==> flow/design.v <==
module register(input wire I_clk,
    input wire I_reset, 
    input wire I_enable,
    input wire[2:0] I_rD_select,
    input wire[2:0] I_rA_select,
    input wire[2:0] I_rB_select,
    input wire[15:0] I_rD_in,
    input wire I_rD_write,
    input wire[1:0] I_rD_write_pos,
    output reg[15:0] O_rA_out,
    output reg[15:0] O_rB_out);
reg[15:0] registers[0:7];
integer i;
always @(posedge I_clk)
begin: register
    if (I_reset) begin
        for (i=0; i < 8; i=i+1) begin
            registers[i] <= 0;
        end
    end
    else if (I_enable == 1)
    begin
        O_rA_out <= registers[I_rA_select];
        O_rB_out <= registers[I_rB_select];
        if (I_rD_write == 1)
        begin
            if (I_rD_write_pos == 0) begin
                registers[I_rD_select] <= I_rD_in;
            end
            else if (I_rD_write_pos == 1) begin
                registers[I_rD_select][7:0] <= I_rD_in[7:0];
            end
            else if(I_rD_write_pos == 2) begin
                registers[I_rD_select][15:8] <= I_rD_in[15:8];
            end
        end
    end
end
endmodule
## From RTL to reports: register

Tool output for the design above, in the order of the flow.
Lines are those of the file above, counted from 1.
Library cell names are shortened.
Not given: n/a

- Design top: register
- Clock port: I_clk
- Cell library: sky130hd
- Timing corner: tt_025C_1v80

## Word-level counts

Yosys after proc, flatten, opt, wreduce and memory -nomap, before mapping. Enables and synchronous resets that opt folds into registers are not counted as muxes. Memory bits, and registers merged into a memory's read port (data or address), are not among the register bits. Print and check cells are not counted. Equal cells are merged and count once.
Yosys's memory passes give these memory sizes; they may raise the number of words (mostly to a power of two), join words into wider ones and drop unused or constant bits.

- Register bits: 0
- Bits in latches: 0
- Memory bits (writable): 128
- ROM bits: 0
- Memories: 1
- Input port bits: 31
- Output and inout port bits: 32
- Word-level cells: 41

Memories:

| name | words | bits a word | line | text |
|---|---|---|---|---|
| registers | 8 | 16 | 12 | `reg[15:0] registers[0:7];` |

- Add/subtract/negate cells: 0
- Multiply operators: 0
- Divide/modulo/power cells: 0
- Order comparisons: 0
- Equality and inequality tests: 2
- Shift-type cells: 0
- Muxes and demuxes: 33
- Bitwise operators: 3
- Reductions and logical operators: 2

Operators with widths:

| cell | count |
|---|---|
| 16-bit 2-to-1 mux | 15 |
| 1-bit 2-to-1 mux | 16 |
| 8-bit 2-to-1 mux | 2 |
| 1-bit OR | 2 |
| 2-bit by 1-bit == test with 1-bit output (second input constant) | 1 |
| 2-bit == test (second input constant) | 1 |
| 2-bit logical NOT | 1 |
| 2-bit AND reduction | 1 |
| 1-bit NOT | 1 |

## Logic depth

Yosys ltp: most cells in a row. Word level: on the elaborated netlist, between registers, memories and ports. Mapped: between sequential cells and ports; inverters and the memories' decode and read muxes count.

- Depth after elaboration: 8
- ABC_AREA: 0
- Gate-level depth with buffers: 5
- Depth with buffers taken out: 2

## Synthesis result

Yosys stat after the flow's synthesis: flattened, memories mapped to cells. It holds for the ABC_AREA given above (unset counts as 0); a run with the other value may have another netlist.
Totals and module areas in this step are rounded.

Cell types:

| type | count | total area (um^2) |
|---|---|---|
| edfxtp_1 | 160 | 4.8E+03 |
| mux4_1 | 56 | 1.47E+03 |
| nor3_1 | 128 | 640.614 |
| mux2_2 | 32 | 360.346 |
| mux4_2 | 8 | 180.173 |
| o21bai_1 | 16 | 120.115 |
| buf_6 | 8 | 90.086 |
| clkbuf_1 | 21 | 78.826 |
| buf_2 | 13 | 65.062 |
| clkinv_1 | 16 | 60.058 |
| or3b_1 | 3 | 26.275 |
| buf_1 | 6 | 22.522 |
| nand3b_1 | 3 | 22.522 |
| nand4bb_1 | 2 | 22.522 |
| clkbuf_2 | 2 | 10.01 |
| nor2b_1 | 1 | 6.256 |
| or3_1 | 1 | 6.256 |
| nand3_1 | 1 | 5.005 |

- Standard cells after synthesis: 477
- Mapped area: 0.008 mm^2
- Area of sequential cells: 0.0048 mm^2
- Mapped flip-flops: 160
- Buffers: 50

## Path before layout

Path of least setup slack by OpenSTA after synthesis, without wires, with an ideal clock, recovery checks aside; 20% of the period is set as input and as output delay. Where synthesis merged equal registers, the netlist keeps one of their names.

- Path kind: input port to flip-flop
- Start: input port I_reset
- End: register O_rA_out[0]
- Clock period: 3170 ps
- External input delay: 634 ps
- Setup time: 425 ps
- Time at the first pin: 634 ps
- Arrival time: 2086 ps
- Required time: 2745 ps
- Path slack: 658 ps
- Path delay: 1877 ps
- Stages: 1
- Buffers on the path: 0
- Synthesis period reached: 2512 ps

"path delay" is the arrival time less input delay plus setup time.
"stages": output pins that drive a net of the path, with the launching flip-flop's if there is one; two outputs of one cell count as two.
"synthesis period reached" is the clock period less the worst setup slack; recovery checks do not enter. This is arithmetic on one report: input and output delays are still those of the set period (20% each).
Between the ends stands the longest chain of elaborated cells between them, by number of cells; it is not shown to be the way that was timed. Of several equally long chains one is given.
A line is the first line of the expression or statement that the cell stems from. Yosys adds cells for indexed reads and writes and turns some case tables into memories.

- Cell sequence: nor2b_1
- Length of the longest elaborated chain: 2
- Elaborated cells between the ends (all ways): 2
- RTL lines with such cells: 0
- Those cells by class: logic (1); reduce/logical (1)

Ends and longest elaborated chain, after synthesis:

| item | line | text |
|---|---|---|
| from (decl) | 2 | `input wire I_reset,` |
| 1-bit NOT | n/a |  |
| 2-bit AND reduction | n/a |  |
| to (decl) | 10 | `output reg[15:0] O_rA_out,` |

## Worst path after layout

From the final timing report of stored run 1: the path of least setup slack in the routed layout; clock arrival at registers is part of the times.
The report prints the path's times to 10 ps; the period is as set.

- Path kind: input port to flip-flop
- Start: input port I_rD_select[0]
- End: memory registers[1][0]
- Clock period: 1890 ps
- External input delay: 380 ps
- Setup time: 300 ps
- Time at the first pin: 380 ps
- Arrival time: 1870 ps
- Required time: 2010 ps
- Path slack: 140 ps
- Stages: 4
- Buffers on the path: 2

- Cell sequence: clkdlybuf4s50_1 > or3b_1 > o21bai_1 > buf_4

Ends and longest elaborated chain, post-layout:

| item | line | text |
|---|---|---|
| from (decl) | 4 | `input wire[2:0] I_rD_select,` |
| to (decl) | 12 | `reg[15:0] registers[0:7];` |

No chain of elaborated cells between the ends is given.

Wiki page: register / flow data

Flow measurements of register on sky130hd: 2 stored runs with different settings, listed in no order. Input and output delays are each 20% of the period that was set; the output load is 0.01 pF.
"period reached" is the run's clock period less its worst setup slack. It is reckoned from that one timing run; input and output delays stay at 20% of the period that was set.
"worst path time" means the part of the period allowed to the worst setup path (the constraints hold back 20% at inputs and 20% at outputs) less its slack; where the path has registers, the arrival times of their clocks count too.
"power consumption" is the tool's figure for a default switching activity; nothing was simulated.
"worst path time" is known to 10 ps.
The results are shown rounded.

### Stored run 1

Settings: `period_ns=1.89`, `CORE_UTILIZATION=23`, `SETUP_SLACK_MARGIN=-0.09`, `PLACE_DENSITY_LB_ADDON=0.05`, `CORE_ASPECT_RATIO=1.01`, `GPL_ROUTABILITY_DRIVEN=1`, `CTS_CLUSTER_SIZE=93`, `MAX_ROUTING_LAYER=met4`, `CAP_MARGIN=20`, `CORE_MARGIN=2`, `SLEW_MARGIN=20`

- Area inside the die boundary: 0.036 mm^2
- Utilization after layout: 30 %
- Setup slack of the critical path: 140 ps
- Worst hold slack in the final report: 730 ps
- Sum of negative setup slack: 0 ps
- Period reached: 1746 ps
- Chip area after synthesis (Yosys): 0.008 mm^2
- Power consumption: 8600 uW
- Worst path time: 1370 ps
- Critical path type: input port to flip-flop
- Standard-cell area after layout: 0.01 mm^2

### Stored run 2

Settings: `period_ns=1.54`, `CORE_UTILIZATION=32`, `PLACE_DENSITY=0.45`, `HOLD_SLACK_MARGIN=0.21`, `CELL_PAD_IN_SITES_GLOBAL_PLACEMENT=1`, `CELL_PAD_IN_SITES_DETAIL_PLACEMENT=1`, `TNS_END_PERCENT=85`, `GPL_TIMING_DRIVEN=1`, `CTS_CLUSTER_SIZE=22`, `CAP_MARGIN=20`, `CORE_MARGIN=2`, `SLEW_MARGIN=20`

- Area inside the die boundary: 0.026 mm^2
- Utilization after layout: 42 %
- Setup slack of the critical path: 47 ps
- Worst hold slack in the final report: 580 ps
- Sum of negative setup slack: 0 ps
- Period reached: 1493 ps
- Chip area after synthesis (Yosys): 0.008 mm^2
- Power consumption: 11000 uW
- Worst path time: 1490 ps
- Critical path type: flip-flop to flip-flop
- Standard-cell area after layout: 0.01 mm^2
