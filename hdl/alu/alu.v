==> flow/design.v <==
    localparam ADD     = 4'b0000;
    localparam SUB     = 4'b0001;
    localparam OR      = 4'b0010;
    localparam AND     = 4'b0011;
    localparam XOR     = 4'b0100;
    localparam NOT     = 4'b0101;
    localparam READ    = 4'b0110;
    localparam WRITE   = 4'b0111;
    localparam LOAD    = 4'b1000;
    localparam CMP     = 4'b1001;
    localparam SHIFT   = 4'b1010;
    localparam JMP     = 4'b1011;
    localparam JMPC    = 4'b1100;
    localparam SPECIAL = 4'b1101;
    localparam STACK   = 4'b1110;
    localparam MEM_NOP   = 2'b00;
    localparam MEM_READ  = 2'b01;
    localparam MEM_WRITE = 2'b10;
    localparam CMP_EQ_BIT       = 0;
    localparam CMP_RA_GT_RB_BIT = 1;
    localparam CMP_RB_GT_RA_BIT = 2;
    localparam CMP_RA_ZERO_BIT  = 3;
    localparam CMP_RB_ZERO_BIT  = 4;
    localparam CMP_CODE_EQ       = 3'b000;
    localparam CMP_CODE_RA_GT_RB = 3'b001;
    localparam CMP_CODE_RB_GT_RA = 3'b010;
    localparam CMP_CODE_RA_ZERO  = 3'b011;
    localparam CMP_CODE_RB_ZERO  = 3'b100;
module alu(input wire I_clk,
    input wire I_reset,
    input wire I_enable,
    input wire[3:0] I_opcode,
    input wire I_opcode_mode,
    input wire[7:0] I_immediate,
    input wire[15:0] I_pc,
    input wire[15:0] I_rA,
    input wire[15:0] I_rB,
    input wire[2:0] I_compare_code,
    input wire I_irq_active,
    output reg[15:0] O_out,
    output reg O_write_rD,
    output reg O_write_pc,
    output reg O_irq_enable,
    output reg[1:0] O_memory_size,
    output reg[1:0] O_memory_mode);
localparam OPCODE_MODE_SIGNED = 1'b0;
localparam OPCODE_MODE_UNSIGNED = 1'b1;
localparam OPCODE_MODE_HI = 1'b1;
localparam OPCODE_MODE_LO = 1'b0;
localparam OPCODE_MODE_IMMEDIATE = 1'b1;
reg irq_recover = 0;
always @(posedge I_clk)
begin: IRQ_ACTIVE
    if (I_irq_active) begin
        O_irq_enable <= 0;
    end
end
always @(posedge I_clk)
begin: ALU
    if (I_reset) begin
        O_irq_enable <= 0;
    end
    else if (I_enable == 1) begin
        if (I_opcode == ADD)
        begin
            if (I_opcode_mode == OPCODE_MODE_SIGNED)
            begin
                if (I_immediate[0] == 1) begin
                    O_out <= $signed(I_rA) + $signed({{12{I_immediate[4]}}, I_immediate[4:1]});
                end
                else begin
                    O_out <= $signed(I_rA) + $signed(I_rB);
                end
            end
            else begin
                if (I_immediate[0] == 1) begin
                    O_out <= $unsigned(I_rA) + $unsigned({12'b0, I_immediate[4:1]});
                end
                else begin
                    O_out <= $unsigned(I_rA) + $unsigned(I_rB);
                end
            end
            O_write_pc <= 0;
            O_write_rD <= 1;
            O_memory_mode <= MEM_NOP;
            O_memory_size <= 1;
        end
        else if (I_opcode == SUB)
        begin
            if (I_opcode_mode == OPCODE_MODE_SIGNED)
            begin
                if (I_immediate[0] == 1) begin
                    O_out <= $signed(I_rA) - $signed({{12{I_immediate[4]}}, I_immediate[4:1]});
                end
                else begin
                    O_out <= $signed(I_rA) - $signed(I_rB);
                end
            end
            else begin
                if (I_immediate[0] == 1) begin
                    O_out <= $unsigned(I_rA) - $signed({12'b0, I_immediate[4:1]});
                end
                else begin
                    O_out <= $unsigned(I_rA) - $unsigned(I_rB);
                end
            end
            O_write_pc <= 0;
            O_write_rD <= 1;
            O_memory_mode <= MEM_NOP;
            O_memory_size <= 1;
        end
        else if (I_opcode == OR)
        begin
            if (I_opcode_mode == OPCODE_MODE_IMMEDIATE) begin
                O_out <= I_rA | {11'b0, I_immediate[4:0]};
            end 
            else begin 
                O_out <= I_rA | I_rB;
            end
            O_write_pc <= 0;
            O_write_rD <= 1;
            O_memory_mode <= MEM_NOP;
            O_memory_size <= 1;
        end
        else if (I_opcode == AND)
        begin
            if (I_opcode_mode == OPCODE_MODE_IMMEDIATE) begin
                O_out <= I_rA & {11'b0, I_immediate[4:0]};
            end 
            else begin 
                O_out <= I_rA & I_rB;
            end
            O_write_pc <= 0;
            O_write_rD <= 1;
            O_memory_mode <= MEM_NOP;
            O_memory_size <= 1;
        end
        else if (I_opcode == XOR)
        begin
            if (I_opcode_mode == OPCODE_MODE_IMMEDIATE) begin
                O_out <= I_rA ^ {11'b0, I_immediate[4:0]};
            end 
            else begin 
                O_out <= I_rA ^ I_rB;
            end
            O_write_pc <= 0;
            O_write_rD <= 1;
            O_memory_mode <= MEM_NOP;
            O_memory_size <= 1;
        end
        else if (I_opcode == NOT)
        begin
            O_out <= ~I_rA;
            O_write_pc <= 0;
            O_write_rD <= 1;
            O_memory_mode <= MEM_NOP;
            O_memory_size <= 1;
        end
        else if (I_opcode == READ)
        begin
            O_out <= $signed(I_rA) + $signed({{11{I_immediate[4]}}, I_immediate[4:0]});
            O_write_pc <= 0;
            O_write_rD <= 1;
            O_memory_mode <= MEM_READ;
            O_memory_size <= I_opcode_mode == 1 ? 2 : 1;
        end
        else if (I_opcode == WRITE)
        begin
            O_out <= $signed(I_rA) + $signed({{11{I_immediate[4]}}, I_immediate[4:0]});
            O_write_pc <= 0;
            O_write_rD <= 0;
            O_memory_mode <= MEM_WRITE;
            O_memory_size <= I_opcode_mode == 1 ? 2 : 1;
        end
        else if (I_opcode == LOAD)
        begin
            if (I_opcode_mode == OPCODE_MODE_HI)
            begin
                O_out[15:8] <= I_immediate;
                O_out[7:0] <= 0;
            end
            else begin
                O_out[15:8] <= 0;
                O_out[7:0] <= I_immediate;
            end
            O_write_pc <= 0;
            O_write_rD <= 1;
            O_memory_mode <= MEM_NOP;
            O_memory_size <= 1;
        end
        else if (I_opcode == CMP)
        begin
            if (I_opcode_mode == OPCODE_MODE_SIGNED)
            begin
                O_out[CMP_RB_GT_RA_BIT] <= $signed(I_rA) < $signed(I_rB) ? 1 : 0;
                O_out[CMP_RA_GT_RB_BIT] <= $signed(I_rA) > $signed(I_rB) ? 1 : 0;
                O_out[CMP_EQ_BIT]       <= $signed(I_rA) == $signed(I_rB) ? 1 : 0;
                O_out[CMP_RA_ZERO_BIT]  <= $signed(I_rA) == 0 ? 1 : 0;
                O_out[CMP_RB_ZERO_BIT]  <= $signed(I_rB) == 0 ? 1 : 0;
            end
            else
            begin
                O_out[CMP_RB_GT_RA_BIT] <= $unsigned(I_rA) < $unsigned(I_rB) ? 1 : 0;
                O_out[CMP_RA_GT_RB_BIT] <= $unsigned(I_rA) > $unsigned(I_rB) ? 1 : 0;
                O_out[CMP_EQ_BIT]       <= $unsigned(I_rA) == $unsigned(I_rB) ? 1 : 0;
                O_out[CMP_RA_ZERO_BIT]  <= $unsigned(I_rA) == 0 ? 1 : 0;
                O_out[CMP_RB_ZERO_BIT]  <= $unsigned(I_rB) == 0 ? 1 : 0;
            end
            O_out[15:5] <= 0;
            O_write_pc <= 0;
            O_write_rD <= 1;
            O_memory_mode <= MEM_NOP;
            O_memory_size <= 1;
        end
        else if (I_opcode == SHIFT)
        begin
            if (I_opcode_mode == 1) begin
                O_out <= I_rA >> $unsigned(I_immediate);
            end
            else begin
                O_out <= I_rA << $unsigned(I_immediate);
            end
            O_write_pc <= 0;
            O_write_rD <= 1;
            O_memory_mode <= MEM_NOP;
            O_memory_size <= 1;
        end
        else if (I_opcode == JMP)
        begin
            if (I_opcode_mode == 0) begin
                O_out <= $signed(I_pc) + $signed({{8{I_immediate[7]}}, I_immediate});
            end
            else begin
                O_out <= I_rA;
            end
            O_write_pc <= 1;
            O_write_rD <= 0;
            O_memory_mode <= MEM_NOP;
            O_memory_size <= 1;
        end
        else if (I_opcode == JMPC)
        begin
            if (I_opcode_mode == 1) begin
                O_out <= $signed(I_pc) + $signed({{8{I_immediate[4]}}, I_immediate});
            end
            else begin
                O_out <= I_rB;
            end
            O_memory_mode <= MEM_NOP;
            O_memory_size <= 1;
            O_write_rD <= 0;
            if (I_compare_code == CMP_CODE_EQ)
            begin
                O_write_pc <= I_rA[CMP_EQ_BIT] == 1 ? 1 : 0;
            end
            else if(I_compare_code == CMP_CODE_RA_GT_RB)
            begin
                O_write_pc <= I_rA[CMP_RA_GT_RB_BIT] == 1 ? 1 : 0;
            end
            else if(I_compare_code == CMP_CODE_RB_GT_RA)
            begin
                O_write_pc <= I_rA[CMP_RB_GT_RA_BIT] == 1 ? 1 : 0;
            end
            else if(I_compare_code == CMP_CODE_RA_ZERO)
            begin
                O_write_pc <= I_rA[CMP_RA_ZERO_BIT] == 1 ? 1 : 0;
            end
            else if(I_compare_code == CMP_CODE_RB_ZERO)
            begin
                O_write_pc <= I_rA[CMP_RB_ZERO_BIT] == 1 ? 1 : 0;
            end
        end
        else if(I_opcode == SPECIAL)
        begin
            if (I_immediate[2:0] == 3'b000) begin 
                O_out <= I_pc;
                O_memory_mode <= MEM_NOP;
                O_write_rD <= 1;
                O_write_pc <= 0;
                O_memory_size <= 1;
            end
            else if (I_immediate[2:0] == 3'b001) begin 
                O_out <= I_pc;
                O_memory_mode <= MEM_NOP;
                O_write_rD <= 0;
                O_write_pc <= 0;
                O_memory_size <= 1;
                O_irq_enable <= 1;
                irq_recover <= 1;
            end
            else if (I_immediate[2:0] == 3'b010) begin 
                O_out <= I_pc;
                O_memory_mode <= MEM_NOP;
                O_write_rD <= 0;
                O_write_pc <= 0;
                O_memory_size <= 1;
                O_irq_enable <= 0;
                irq_recover <= 0;
            end
            else if (I_immediate[2:0] == 3'b100) begin 
                O_out <= $signed(I_rA) + 2;
                O_memory_mode <= MEM_READ;
                O_write_rD <= 1;
                O_write_pc <= 1;
                O_memory_size <= 2;
                O_irq_enable <= irq_recover;
            end
        end
        else if(I_opcode == STACK)
        begin
            if (I_opcode_mode == 0) begin
                O_out <= $signed(I_rA) - 2;
                O_memory_mode <= MEM_WRITE;
                O_write_rD <= 1;
                O_write_pc <= 0;
                O_memory_size <= 2;
            end 
            else if (I_opcode_mode == 1) begin
                O_out <= $signed(I_rA) + 2;
                O_memory_mode <= MEM_READ;
                O_write_rD <= 1;
                O_write_pc <= 0;
                O_memory_size <= 2;
            end
        end
    end
end
endmodule
# Step by step through the tools: alu
# The steps from the RTL of alu to its reports follow in flow order.
# Lines are those of the file above, counted from 1.
# The mark -- stands for no value.
# inputs
top	alu
clock	I_clk
library	sky130hd
pvt_corner	tt_025C_1v80

# Elaborated design
# Counts by Yosys on the flattened word-level netlist (proc, flatten, opt, wreduce; memories kept). Register bits leave out memories and registers merged into their read ports (data or address). Print and check cells are left out.
# word_totals
regBits	22
wordCells	378
in_bits	68
out_inout_bits	23
# op_classes
equal	25
bitwise	8
addsub	13
reduce_logical	13
mux	301
n_cmp	4
shift	2
# ops
op	count
8-bit two-way mux	33
1-bit two-way mux	208
3-bit two-way mux	33
32-bit zero test	2
2-bit two-way mux	27
16-bit adder	2
16-bit subtractor	2
16-bit greater-than comparator	2
16-bit less-than comparator	2
16-bit equality test	2
16-bit by 4-bit adder with 16-bit output	2
16-bit by 4-bit subtractor with 16-bit output	2
16-bit zero test	2
4-bit equality test with constant B	7
18-bit by 13-bit != test with 1-bit output with constant B	1
18-bit by 14-bit != test with 1-bit output with constant B	1
16-bit AND	1
16-bit OR	1
16-bit bitwise XOR	1
16-bit by 3-bit adder with 16-bit output with constant B	1
16-bit by 3-bit subtractor with 16-bit output with constant B	1
16-bit by 5-bit adder with 16-bit output	1
16-bit by 5-bit AND with 16-bit output	1
16-bit by 5-bit OR with 16-bit output	1
16-bit by 5-bit bitwise XOR with 16-bit output	1
16-bit by 8-bit adder with 16-bit output	1
16-bit by 8-bit << shifter with 16-bit output	1
16-bit by 8-bit right shift with 16-bit output	1
# Not listed: further kinds 17, cells in them 26.

# Longest topological paths
# Yosys ltp: most cells in a row. Word level: on the elaborated netlist, between registers, memories and ports. Mapped: between sequential cells and ports; inverters and the memories' decode and read muxes count.
# logic_depth
ltp_word	19
ABC_AREA	1
mapped_depth	23
mapped_depth_nobuf	22

# Netlist
# The flow's flattened synthesis, as Yosys stat reports it; memories are mapped. The netlist is that of the ABC_AREA named above (0 if unset); the other value can give another one.
# synth_totals
synth_area_um2	11448.5
sequential_area_um2	660.6
mapped_cells	2153
ffs	22
buf_cells	94
# by_type
cell	count	type_area_um2
sky130_fd_sc_hd__nand2_1	611	2293.45
sky130_fd_sc_hd__ha_1	111	1.39E+03
sky130_fd_sc_hd__nand3_1	200	1000.96
sky130_fd_sc_hd__inv_1	255	957.168
sky130_fd_sc_hd__a21oi_1	186	930.893
sky130_fd_sc_hd__o21ai_0	176	880.845
sky130_fd_sc_hd__nor2_1	198	743.213
sky130_fd_sc_hd__edfxtp_1	22	660.634
sky130_fd_sc_hd__xor2_1	39	341.578
sky130_fd_sc_hd__buf_2	47	235.226
sky130_fd_sc_hd__o211ai_1	31	232.723
sky130_fd_sc_hd__o21ai_1	31	155.149
sky130_fd_sc_hd__fa_1	6	120.115
sky130_fd_sc_hd__a31oi_1	18	112.608
sky130_fd_sc_hd__nand4_1	17	106.352
sky130_fd_sc_hd__clkbuf_1	27	101.347
sky130_fd_sc_hd__nor3_1	20	100.096
sky130_fd_sc_hd__o21bai_1	11	82.579
# Other cell types: 40; their cells: 147.

# Path before layout
# OpenSTA on the mapped netlist: ideal clock, no wires. The path of least setup slack (recovery checks aside). Input and output delay are each 20% of the period. Register names are those of the netlist, which keeps one name where synthesis merged equal registers.
# synth_timing
path_type	input to register
startpoint	input I_immediate[2]
endpoint	register O_write_pc
launch_ps	1544
path_slack_ps	3551
in_delay_ps	1544
path_buffers	1
t_arrival_ps	3873
stages	7
required_time_ps	7424
delay_ps	2625
setup_ps	296
clock_period_ps	7720
synth_period_reached_ps	4169
# "delay_ps" = arrival - input delay + setup time.
# "stages" counts driving pins, that of a launching flip-flop among them; a cell with two outputs on the path counts twice.
# "synth_period_reached_ps" = period - worst setup slack (recovery checks aside). The figure is calculated, with input and output delays left at 20% of the set period.
# The rows between start and end are the longest chain of elaborated cells between them; the timing report does not say that the signal goes this way. Where chains are equally long, one stands for them.
# Each line given opens the expression or statement behind the cell; cells for indexed reads and writes are added by Yosys, which also makes memories of some case tables.
# At most two assigning lines are given for a register; there are more.
# The path ends at the enable pin of a flip-flop; only ways to that pin are counted.
# synth_via
cell_sequence	sky130_fd_sc_hd__clkbuf_1 sky130_fd_sc_hd__inv_2 sky130_fd_sc_hd__o21ai_2 sky130_fd_sc_hd__nand2_1 sky130_fd_sc_hd__nor2_1 sky130_fd_sc_hd__nor3_1 sky130_fd_sc_hd__o31a_1
elab_chain_len	3
cone_cells	6
cone_lines	4
cone_classes	4 x eq/ne; 2 x reduce/logical
# synth_lines
item	line_no	text
from (decl)	34	input wire[7:0] I_immediate,
3-bit zero test	275	if (I_immediate[2:0] == 3'b000) begin
18-bit by 14-bit != test with 1-bit output	--
5-bit AND reduction	--
to (assign)	266	O_write_pc <= I_rA[CMP_RA_ZERO_BIT] == 1 ? 1 : 0;
to (assign)	270	O_write_pc <= I_rA[CMP_RB_ZERO_BIT] == 1 ? 1 : 0;
to (decl)	42	output reg O_write_pc,

# Timing after layout
# From the final timing report of entry A: the path of least setup slack in the routed layout; clock arrival at registers is part of the times.
# The path's times are printed in steps of 10 ps; the period is the one set.
# layout_timing
path_type	input to register
startpoint	input I_rA[0]
endpoint	register O_out[10]
setup_ps	290
path_slack_ps	2600
in_delay_ps	1710
launch_ps	1710
required_time_ps	8540
t_arrival_ps	5930
path_buffers	1
stages	15
clock_period_ps	8570
# At most two assigning lines are given for a register; there are more.
# layout_via
cell_sequence	sky130_fd_sc_hd__clkdlybuf4s50_1 sky130_fd_sc_hd__inv_1 sky130_fd_sc_hd__ha_1 sky130_fd_sc_hd__inv_1 sky130_fd_sc_hd__fa_1 sky130_fd_sc_hd__nand2_1 sky130_fd_sc_hd__o21ai_0 sky130_fd_sc_hd__nor3_1 sky130_fd_sc_hd__nand2_1 sky130_fd_sc_hd__nor2_1 sky130_fd_sc_hd__xor2_1 sky130_fd_sc_hd__o221ai_1 sky130_fd_sc_hd__a22o_1 sky130_fd_sc_hd__inv_1 sky130_fd_sc_hd__nand2_1
# layout_lines
item	line_no	text
from (decl)	36	input wire[15:0] I_rA,
to (assign)	69	O_out <= $signed(I_rA) + $signed({{12{I_immediate[4]}}, I_immediate[4:1]});
to (assign)	72	O_out <= $signed(I_rA) + $signed(I_rB);
to (decl)	40	output reg[15:0] O_out,
# Chain of elaborated cells between the ends: none given.

Add stored flow runs of alu

alu through Yosys and OpenROAD on sky130hd: 2 stored runs, unordered, with their settings and measured results. The constraints put input and output delay at 20% of the set period each and load the outputs with 0.01 pF.
"worstPathTime_ps" = time allowed to the worst setup path (clock period - input delay - output delay, where it has them) - its slack; a late launch clock adds to it, a late capture clock takes from it.
"worstPathTime_ps" is known to 10 ps.

Entry A, flow files:
==> flow/run.sh <==
#!/bin/bash
# the make line also repeats the synthesis and layout settings of config.mk as NAME=value (left out here)
make -C /OpenROAD-flow-scripts/flow DESIGN_CONFIG=/design/flow/config.mk WORK_HOME=/design/flow/orfs CLKGATE_MAP_FILE= finish
==> flow/config.mk <==
export PLATFORM = sky130hd
export DESIGN_NAME = alu
export DESIGN_NICKNAME = alu
export VERILOG_FILES = /design/flow/design.v
export SDC_FILE = /design/flow/constraint.sdc
export NUM_CORES = 4
export LEC_CHECK = 0
export ABC_AREA = 1
export CAP_MARGIN = 20
export CORE_MARGIN = 10
export CORE_UTILIZATION = 63
export CTS_CLUSTER_SIZE = 78
export PLACE_DENSITY = 0.57
export SETUP_SLACK_MARGIN = 2.32
export SLEW_MARGIN = 20
==> flow/constraint.sdc <==
create_clock -name core_clock -period 8.57 [get_ports {I_clk}]
set_input_delay 1.7140 -clock core_clock [delete_from_list [all_inputs] [get_ports {I_clk}]]
set_output_delay 1.7140 -clock core_clock [all_outputs]
set_load 0.01 [all_outputs]

==> results of entry A, as CSV <==
result,value
layout_utilization_pct,69.6
worstPathTime_ps,4250
critical_path_type,"input to register"
design_die_area_um2,23964.6
timing.setup.ws_ps,2603
yosys.chip_area_um2,11448.5
ws_hold_ps,2063

Entry B, flow files:
==> flow/run.sh <==
#!/bin/bash
# the make line also repeats the synthesis and layout settings of config.mk as NAME=value (left out here)
make -C /OpenROAD-flow-scripts/flow DESIGN_CONFIG=/design/flow/config.mk WORK_HOME=/design/flow/orfs CLKGATE_MAP_FILE= finish
==> flow/config.mk <==
export PLATFORM = sky130hd
export DESIGN_NAME = alu
export DESIGN_NICKNAME = alu
export VERILOG_FILES = /design/flow/design.v
export SDC_FILE = /design/flow/constraint.sdc
export NUM_CORES = 4
export LEC_CHECK = 0
export CAP_MARGIN = 20
export CORE_ASPECT_RATIO = 0.57
export CORE_MARGIN = 4
export CORE_UTILIZATION = 16
export GPL_ROUTABILITY_DRIVEN = 0
export MAX_ROUTING_LAYER = met4
export PLACE_DENSITY_LB_ADDON = 0.29
export SLEW_MARGIN = 20
==> flow/constraint.sdc <==
create_clock -name core_clock -period 6.31 [get_ports {I_clk}]
set_input_delay 1.2620 -clock core_clock [delete_from_list [all_inputs] [get_ports {I_clk}]]
set_output_delay 1.2620 -clock core_clock [all_outputs]
set_load 0.01 [all_outputs]

==> results of entry B, as CSV <==
result,value
ws_hold_ps,1595
design_die_area_um2,74606.5
yosys.chip_area_um2,11222.0
timing.setup.ws_ps,600
layout_utilization_pct,19.5
worstPathTime_ps,4450
critical_path_type,"input to register"
