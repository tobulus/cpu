==> flow/design.v <==
module uart_rx
#(parameter CLKS_PER_BIT = 120)
(input wire I_clk, 
    input wire I_reset,
    input wire I_data_bit,
    output reg O_ready,
    output reg O_data_ready,
    output reg[7:0] O_data);
reg[7:0] buffer, clk_count;
reg[3:0] state;
always @(posedge I_clk)
begin: uart_rx
    if (I_reset == 1) begin
        clk_count <= 0;
        state <= 0;
        O_data_ready <= 0;
        O_ready <= 1;
    end
    else begin
        if (state == 0) begin
            if (I_data_bit == 0) begin
                state <= 1;
            end
            O_data_ready <= 0;
            O_ready <= 1;
            buffer <= 0;
        end
        else if (state == 1) begin
            O_ready <= 0;
            if (clk_count == (CLKS_PER_BIT/2)) begin
                clk_count <= 0;
                if (I_data_bit == 0) begin
                    state <= 2;
                end
                else begin
                    state <= 0;
                end
            end
            else begin
                clk_count <= clk_count + 1;
            end
        end
        else if(state <= 9) begin
            if (clk_count >= CLKS_PER_BIT) begin
                buffer[state-2] <= I_data_bit;
                state <= state + 1;
                clk_count <= 0;
            end
            else begin
                clk_count <= clk_count + 1;
            end
        end
        else begin
            if (clk_count >= CLKS_PER_BIT) begin
                if (I_data_bit == 1) begin
                    O_data <= buffer;
                    O_data_ready <= 1;
                end
                clk_count <= 0;
                state <= 0;
            end
            else begin
                clk_count <= clk_count + 1;
            end
        end
    end
end
endmodule
## Tool chain data of uart_rx

The steps from the RTL of uart_rx to its reports follow in flow order.
Lines are those of the file above, counted from 1.
Operators carry their Yosys type and port widths (W data, S select, Z words).
Cell names lack the library's common part.
The mark - stands for no value.

| inputs | value |
|---|---|
| top module | uart_rx |
| clock input | I_clk |
| library | sky130hd |
| timing corner | tt_025C_1v80 |

## Word level

Source: Yosys, flattened and elaborated, memories not mapped. Widths are those after wreduce. Registers that Yosys merges into a memory's read port (data or address) are not register bits. Print and check cells do not count. Equal cells are merged and count once.

| word-level totals | value |
|---|---|
| input bits | 3 |
| elaborated cells | 45 |
| flip-flop bits (word level) | 30 |

| cells by class | value |
|---|---|
| bitwise logic cells | 7 |
| multiplexer cells | 14 |
| eq/ne operators | 4 |
| reductions and logical operators | 6 |
| shifts and indexed selects | 2 |
| add/sub/neg operators | 4 |
| $lt $le $gt $ge | 2 |

Operators by type and width:

| kind | number |
|---|---|
| $mux W8 | 6 |
| $shift A1 B33 Y8 | 1 |
| $shift A1 B33 Y8 const A | 1 |
| $neg A32 Y33 | 1 |
| $mux W4 | 7 |
| $add A8 B1 Y8 const B | 1 |
| $eq A8 B6 Y1 const B | 1 |
| $ge A8 B7 Y1 const B | 1 |
| $and A8 B8 Y8 | 1 |
| $or A8 B8 Y8 | 1 |
| $not A8 Y8 | 1 |
| $reduce_and A6 Y1 | 1 |
| $sub A4 B2 Y5 const B | 1 |
| $not A1 Y1 | 4 |
| $add A4 B1 Y4 const B | 1 |
| $eq A4 B1 Y1 const B | 1 |
| $le A4 B4 Y1 const B | 1 |
| $logic_not A4 Y1 | 1 |
| $reduce_and A4 Y1 | 1 |
| $ne A3 B2 Y1 const B | 1 |
| $reduce_and A3 Y1 | 1 |
| $reduce_bool A3 Y1 | 1 |
| $ne A2 B2 Y1 const B | 1 |
| $reduce_or A2 Y1 | 1 |
| $mux W2 | 1 |

## Logic depth

Yosys ltp: most cells in a row. Word level: on the elaborated netlist, between registers, memories and ports. Mapped: between sequential cells and ports; inverters and the memories' decode and read muxes count.

| depth | value |
|---|---|
| depth after elaboration | 9 |
| ABC_AREA | 0 |
| mapped depth | 12 |

## Synthesis result

The flow's flattened synthesis, as Yosys stat reports it; memories are mapped. The netlist is that of the ABC_AREA named above (0 if unset); the other value can give another one.
Totals and module areas in this step are rounded.

Cells by type:

| type | number | area in all (um^2) |
|---|---|---|
| edfxtp_1 | 16 | 480.461 |
| dfxtp_1 | 14 | 280.269 |
| ha_1 | 17 | 212.704 |
| mux2i_1 | 9 | 90.086 |
| nand2_1 | 18 | 67.565 |
| nor3_1 | 13 | 65.062 |
| xnor2_1 | 6 | 52.55 |
| o21ai_0 | 9 | 45.043 |
| nor4_1 | 7 | 43.792 |
| xor2_1 | 5 | 43.792 |
| nor4_4 | 2 | 42.541 |
| nand4_1 | 6 | 37.536 |
| nand3_1 | 7 | 35.034 |
| inv_1 | 9 | 33.782 |
| xor3_1 | 1 | 23.773 |
| a21oi_1 | 4 | 20.019 |
| nor2_1 | 5 | 18.768 |
| nand4b_1 | 2 | 17.517 |

Not listed: further types 26, cells in them 33.

| mapped netlist | value |
|---|---|
| cell area after synthesis | 0.0019 mm^2 |
| cells in the netlist | 183 |
| flip-flop cells | 30 |

## Timing after synthesis

OpenSTA on the mapped netlist: ideal clock, no wires. The path of least setup slack (recovery checks aside). Input and output delay are each 20% of the period. Register names are those of the netlist, which keeps one name where synthesis merged equal registers.

| timing post-synthesis | value |
|---|---|
| kind | reg-to-reg |
| start point | register state[2] |
| end point | register buffer[5] |
| stages | 13 |
| delay of the path | 2.886 ns |
| arrival time | 2.622 ns |
| clock period | 2.99 ns |
| path buffers | 1 |
| time at the first pin | 0.000 ns |
| setup slack | 0.104 ns |
| synthesis period reached | 2.886 ns |

"delay of the path" is the arrival time less input delay plus setup time.
"stages" counts driving pins, that of a launching flip-flop among them; a cell with two outputs on the path counts twice.
"synthesis period reached" is the clock period less the worst setup slack; recovery checks do not enter. This is arithmetic on one report: input and output delays are still those of the set period (20% each).
The rows between start and end are the longest chain of elaborated cells between them; the timing report does not say that the signal goes this way. Where chains are equally long, one stands for them.
Each line given opens the expression or statement behind the cell; cells for indexed reads and writes are added by Yosys, which also makes memories of some case tables.
A register here has more assigning lines than the two given.
Lines with a computed index may be missing from the assigning lines.

| between the ends, post-synthesis | value |
|---|---|
| cells stage by stage | dfxtp_1 clkbuf_2 inv_1 ha_1 xnor2_1 nand3_1 inv_1 nand2_1 ha_1 or4b_1 nor4_4 o21ai_0 mux2i_1 |
| cells in the longest elaborated chain | 9 |

Ends and longest elaborated chain, post-synthesis:

| element | RTL line | source |
|---|---|---|
| start, declared | 10 | `reg[3:0] state;` |
| start, assigned | 15 | `state <= 0;` |
| start, assigned | 46 | `state <= state + 1;` |
| $sub A4 B2 Y5 | 45 | `buffer[state-2] <= I_data_bit;` |
| $neg A32 Y33 | 45 |  |
| $shift A1 B33 Y8 | 45 |  |
| $not A8 Y8 | 45 |  |
| $and A8 B8 Y8 | 45 |  |
| $or A8 B8 Y8 | 45 |  |
| $mux W8 | 44 | `if (clk_count >= CLKS_PER_BIT) begin` |
| $mux W8 | 43 | `else if(state <= 9) begin` |
| $mux W8 | 28 | `else if (state == 1) begin` |
| end, assigned | 26 | `buffer <= 0;` |
| end, declared | 9 | `reg[7:0] buffer, clk_count;` |

## Path in the finished layout

Path of least setup slack in the final report of entry A (OpenROAD, finished layout, wires in). Where an end is a register, its clock arrival counts in the times.

| timing after layout | value |
|---|---|
| kind | reg-to-reg |
| start point | register state[1] |
| end point | register buffer[5] |
| path buffers | 0 |
| clock period | 2.68 ns |
| setup slack | 0.01 ns |
| stages | 10 |
| time at the first pin | 0.27 ns |
| arrival time | 2.69 ns |

The rows between start and end are the longest chain of elaborated cells between them; the timing report does not say that the signal goes this way. Where chains are equally long, one stands for them.
A register here has more assigning lines than the two given.
Lines with a computed index may be missing from the assigning lines.

| between the ends, after layout | value |
|---|---|
| cells stage by stage | dfxtp_2 inv_2 ha_4 xnor2_4 nand3_2 ha_1 or3b_2 nor4_1 o21ai_1 mux2i_1 |
| cells in the longest elaborated chain | 9 |

Ends and longest elaborated chain, after layout:

| element | RTL line | source |
|---|---|---|
| start, declared | 10 | `reg[3:0] state;` |
| start, assigned | 15 | `state <= 0;` |
| start, assigned | 46 | `state <= state + 1;` |
| $sub A4 B2 Y5 | 45 | `buffer[state-2] <= I_data_bit;` |
| $neg A32 Y33 | 45 |  |
| $shift A1 B33 Y8 | 45 |  |
| $not A8 Y8 | 45 |  |
| $and A8 B8 Y8 | 45 |  |
| $or A8 B8 Y8 | 45 |  |
| $mux W8 | 44 | `if (clk_count >= CLKS_PER_BIT) begin` |
| $mux W8 | 43 | `else if(state <= 9) begin` |
| $mux W8 | 28 | `else if (state == 1) begin` |
| end, assigned | 26 | `buffer <= 0;` |
| end, declared | 9 | `reg[7:0] buffer, clk_count;` |

==> results <==
Stored flow runs of uart_rx (2 of them; Yosys, OpenROAD, sky130hd). They differ in their settings and are not a sequence. Constraints: input delay and output delay 20% of the set period each, output load 0.01 pF.
"achieved period" means the clock period less the worst setup slack. The figure is calculated, with input and output delays left at 20% of the set period.
"total power after layout": no workload was simulated; the value follows from the tool's default switching activity.
Measured values are rounded.
A setting shown as n/a is not set for that run.

| run | period_ns | CAP_MARGIN | CORE_MARGIN | CORE_UTILIZATION | SLEW_MARGIN | SETUP_SLACK_MARGIN | PLACE_DENSITY_LB_ADDON | CORE_ASPECT_RATIO | CELL_PAD_IN_SITES_GLOBAL_PLACEMENT | CELL_PAD_IN_SITES_DETAIL_PLACEMENT | ABC_AREA | GPL_TIMING_DRIVEN | achieved period (ns) | total power after layout (mW) | setup slack of the critical path (ns) | die size (mm^2) | worst hold slack after layout (ns) | synthesis area (mm^2) | utilization (%) | total negative slack on setup checks (ns) |
|---|---|---|---|---|---|---|---|---|---|---|---|---|---|---|---|---|---|---|---|---|
| entry A | 2.68 | 20 | 2 | 40 | 20 | n/a | n/a | n/a | n/a | n/a | n/a | n/a | 2.666 | 2.0 | 0.014 | 0.0053 | 0.45 | 0.0019 | 54 | 0.000 |
| entry B | 2.87 | 20 | 6 | 15 | 20 | 0.49 | 0.15 | 0.81 | 2 | 1 | 0 | 0 | 2.799 | 2.2 | 0.071 | 0.015 | 0.45 | 0.0019 | 23 | 0.000 |
